==> flow/design.v <==
module oscillator (
    input rst_n,
    input clk,
    input [7:0]note,
    output out
);
    wire [1759:0] note_to_cycles= 1760'h01754018b701a2f01bbe01d6401f24020fe022f4025080273c0299102c0a02ea80316e0345f0377c03ac903e48041fc045e804a1004e78053220581405d51062dd068be06ef90759207c90083f808bd10942109cf00a6450b0280baa20c5bb0d17d0ddf20eb240f920107f0117a212843139e114c8b160511754418b761a2fa1bbe41d6491f24020fe122f4425086273c2299162c0a22ea88316ec345f4377c83ac933e48141fc245e894a10c4e7845322c581445d51162dd968be96ef91759267c90283f848bd13942199cf08a6458b0289baa23c5bb3d17d3ddf22;
    reg [19:0] cycle;
    reg [20:0] cnt_r,cnt_w;
    reg o_r,o_w;
    integer i;
    assign out=o_r;
    always @(*) begin
        for (i=0;i<20;i=i+1) begin
            cycle[i]=note_to_cycles[i+20*(note-21)];
        end
    end
    always @(*) begin
        cnt_w=cnt_r+1;
        o_w=o_r;
        case (o_r)
            0:begin
                if(cnt_r>=cycle)begin
                    cnt_w=0;
                    o_w=1;
                end
            end 
            1:begin
                if(cnt_r>=cycle)begin
                    cnt_w=0;
                    o_w=0;
                end
            end
            default:begin
                cnt_w=cnt_r+1;
                o_w=o_r;
            end
        endcase
        if(note==0)begin
            cnt_w=0;
            o_w=0;
        end
    end
    always @(negedge rst_n or posedge clk)begin
        if(!rst_n)begin
            cnt_r<=0;
            o_r<=0;
        end
        else begin
            cnt_r<=cnt_w;
            o_r<=o_w;
        end
    end
endmodule
* Reports on oscillator *
Tool output for the design above, in the order of the flow.
Line numbers count from 1 in the design file above.
Cell names lack the library's common part.
Not given: --

set-up
  top = oscillator
  clock = clk
  cell library = sky130hd
  library corner = tt_025C_1v80

* After elaboration *
Counts by Yosys on the flattened word-level netlist (proc, flatten, opt, wreduce; memories kept). Register bits leave out memories and registers merged into their read ports (data or address); mux counts leave out enables and synchronous resets folded into registers. Print and check cells are left out. Cells with the same type and inputs are merged into one.

bit counts
  output and inout bits = 1
  bits of input ports = 10
  flip-flop bits (word level) = 22
  elaborated cells = 53

operators by class
  bitwise logic cells = 1
  $add $sub $neg = 21
  order comparisons = 1
  multiplexer cells = 6
  reduce/logical cells = 1
  multiply operators = 1
  shifts and indexed selects = 20

operators with widths
  kind                                                      number
  indexed select 1760 x 32 -> 1 bit (first input constant)  20
  adder 4 x 32 -> 32 bit (first input constant)             8
  adder 3 x 32 -> 32 bit (first input constant)             4
  adder 5 x 32 -> 32 bit (first input constant)             4
  multiplier 3 x 32 -> 30 bit (first input constant)        1
  adder 2 x 32 -> 32 bit (first input constant)             2
  two-way mux 21 bit                                        2
  adder 1 x 32 -> 32 bit (first input constant)             1
  adder 21 x 1 -> 21 bit (second input constant)            1
  greater-or-equal comparator 21 x 20 -> 1 bit              1
  subtractor 8 x 5 -> 9 bit (second input constant)         1
  logical NOT 8 bit                                         1
  two-way mux 1 bit                                         3
  parallel mux 1 bit (select 2 bit)                         1
  NOT 1 bit                                                 1

* Depth *
Depth = most cells in a row (Yosys ltp): at word level without a register or memory, in the mapped netlist without a sequential cell, where the memories' decode and read muxes count.

depth
  word-level depth = 8
  ABC_AREA = 0
  mapped depth = 42
  mapped depth without buffers = 31

* Mapped cells and area *
Source: synth_stat.txt of the flow (Yosys; design flattened, memories mapped). It holds for the ABC_AREA given above (unset counts as 0); a run with the other value may have another netlist.

cell types
  cell type  number  total area (µm²)
  a21oi_1    387     1.94E+03
  o21ai_0    350     1751.68
  nor2_1     335     1.26E+03
  nand2_1    324     1.22E+03
  clkbuf_1   253     949.661
  xnor2_1    73      639.363
  dfrtp_1    22      550.528
  ha_1       40      500.48
  o22ai_1    79      494.224
  o211ai_1   57      427.91
  a31oi_1    67      419.152
  a211oi_1   53      397.882
  nor3_1     78      390.374
  nand3_1    74      370.355
  a221oi_1   40      350.336
  o221ai_1   40      350.336
  a22oi_1    42      315.302
  a311oi_1   33      289.027

Not listed: further types 75, cells in them 516.

synthesis totals
  flip-flops = 22
  standard cells after synthesis = 2863
  mapped area = 16503.3 µm²
  buffer cells = 334

* Path before layout *
Path of least setup slack by OpenSTA after synthesis, without wires, with an ideal clock, recovery checks aside; 20% of the period is set as input and as output delay. Where synthesis merged equal registers, the netlist keeps one of their names.

path after synthesis
  path kind = input to register
  from = input note[0]
  to = register cnt_r[12]
  time at the first pin = 2.140 ns
  delay of the path = 8.517 ns
  clock period = 10.7 ns
  data required time = 10.568 ns
  path buffers = 15
  data arrival time = 10.525 ns
  path slack = 0.043 ns
  driving pins on the path = 40
  synthesis period reached = 10.657 ns

"delay of the path" = arrival - input delay + setup time.
"driving pins on the path": output pins that drive a net of the path, with the launching flip-flop's if there is one; two outputs of one cell count as two.
"synthesis period reached" is the clock period less the worst setup slack; recovery checks do not enter. This is arithmetic on one report: input and output delays are still those of the set period (20% each).
The rows between start and end are the longest chain of elaborated cells between them; the timing report does not say that the signal goes this way. Where chains are equally long, one stands for them.
A line is the first line of the expression or statement that the cell stems from. Yosys adds cells for indexed reads and writes and turns some case tables into memories.

on the way, after synthesis
  path through = clkbuf_1 clkinv_1 clkbuf_1 clkbuf_1 clkbuf_1 clkbuf_1 ha_1 inv_1 clkbuf_1 buf_1 clkbuf_1 clkbuf_1 ha_1 ha_1 fa_1 xnor2_1 buf_1 clkbuf_1 (+4 left out) nor3_1 a21oi_1 a21o_1 a32oi_1 nor2_1 ha_1 nand2b_1 a21o_1 a21o_1 a21o_1 a21oi_1 o21a_1 o211ai_1 a21oi_1 o31ai_1 nand2b_1 clkbuf_1 nor2_1
  length of the longest elaborated chain = 7
  elaborated cells between the ends (all ways) = 45
  classes of those cells = 20 x add/sub; 1 x mul; 1 x compare; 20 x shift; 2 x mux; 1 x reduce/logical

RTL lines, path after synthesis
  what                                          line  text
  start: declaration                            4     input [7:0]note,
  subtractor 8 x 5 -> 9 bit                     15    cycle[i]=note_to_cycles[i+20*(note-21)];
  multiplier 3 x 32 -> 30 bit                   15
  adder 1 x 32 -> 32 bit                        15
  indexed select 1760 x 32 -> 1 bit             15
  greater-or-equal comparator 21 x 20 -> 1 bit  29    if(cnt_r>=cycle)begin
  two-way mux 21 bit                            29
  two-way mux 21 bit                            39    if(note==0)begin
  end: assignment                               46    cnt_r<=0;
  end: assignment                               50    cnt_r<=cnt_w;
  end: declaration                              9     reg [20:0] cnt_r,cnt_w;

* Path in the finished layout *
Path of least setup slack in the final report of job 1 (OpenROAD, finished layout, wires in). Where an end is a register, its clock arrival counts in the times.

path post-layout
  path kind = input to register
  from = input note[0]
  to = register cnt_r[20]
  path buffers = 5
  driving pins on the path = 27
  path slack = 3.07 ns
  clock period = 11.7 ns
  time at the first pin = 2.34 ns
  data arrival time = 8.77 ns
  data required time = 11.83 ns

The rows between start and end are the longest chain of elaborated cells between them; the timing report does not say that the signal goes this way. Where chains are equally long, one stands for them.

on the way, post-layout
  path through = buf_16 buf_4 o21ai_1 xor2_1 buf_4 ha_4 ha_4 fa_4 buf_2 a21bo_2 a21oi_1 a21oi_1 o22a_1 o2111ai_1 o311ai_0 o21a_1 o211ai_1 o311ai_1 ha_1 a21oi_2 o21a_2 o211ai_1 a21oi_2 o31ai_2 buf_4 nand2b_4 nor2_1
  length of the longest elaborated chain = 7
  elaborated cells between the ends (all ways) = 45
  classes of those cells = 20 x add/sub; 1 x mul; 1 x compare; 20 x shift; 2 x mux; 1 x reduce/logical

RTL lines, path post-layout
  what                                          line  text
  start: declaration                            4     input [7:0]note,
  subtractor 8 x 5 -> 9 bit                     15    cycle[i]=note_to_cycles[i+20*(note-21)];
  multiplier 3 x 32 -> 30 bit                   15
  adder 1 x 32 -> 32 bit                        15
  indexed select 1760 x 32 -> 1 bit             15
  greater-or-equal comparator 21 x 20 -> 1 bit  29    if(cnt_r>=cycle)begin
  two-way mux 21 bit                            29
  two-way mux 21 bit                            39    if(note==0)begin
  end: assignment                               46    cnt_r<=0;
  end: assignment                               50    cnt_r<=cnt_w;
  end: declaration                              9     reg [20:0] cnt_r,cnt_w;

Lab notebook: oscillator

Record of 2 stored runs of the RTL-to-layout flow on oscillator, platform sky130hd. The runs are unordered. Constraints: input delay and output delay 20% of the set period each, output load 0.01 pF.
"period reached": clock period set for the run, less the worst setup slack. It is reckoned from that one timing run; input and output delays stay at 20% of the period that was set.
"worst setup path time" = time allowed to the worst setup path (clock period - input delay - output delay, where it has them) - its slack; a late launch clock adds to it, a late capture clock takes from it.
By "total power after layout" is meant OpenSTA's value without simulated activity: inputs other than the clock are taken to toggle once in ten clock periods, and the tool carries that through the logic.
Settings: -- = not set for that run.

item                                       job 1              job 2
period_ns                                  11.7               21.1
CORE_UTILIZATION                           30                 36
SETUP_SLACK_MARGIN                         2.96               0.62
PLACE_DENSITY                              0.78               --
CORE_MARGIN                                2                  6
CELL_PAD_IN_SITES_GLOBAL_PLACEMENT         3                  --
TNS_END_PERCENT                            60                 --
CTS_CLUSTER_DIAMETER                       239                --
SLEW_MARGIN                                40                 35
CAP_MARGIN                                 20                 25
PLACE_DENSITY_LB_ADDON                     --                 0.21
CORE_ASPECT_RATIO                          --                 0.55
die size (µm²)                             56903.7            51355.9
cell area after synthesis (µm²)            16503.3            16503.3
setup slack of the worst path (ns)         3.066              8.061
total negative slack on setup checks (ns)  0.000              0.000
standard-cell area after routing (µm²)     19150.9            17201.5
total power after layout (mW)              5.660              2.934
worst setup path time (ns)                 6.29               8.82
worst path kind                            input to register  input to register
final design utilization (%)               35.4               38.5
worst hold slack (ns)                      0.522              0.567
period reached (ns)                        8.634              13.039
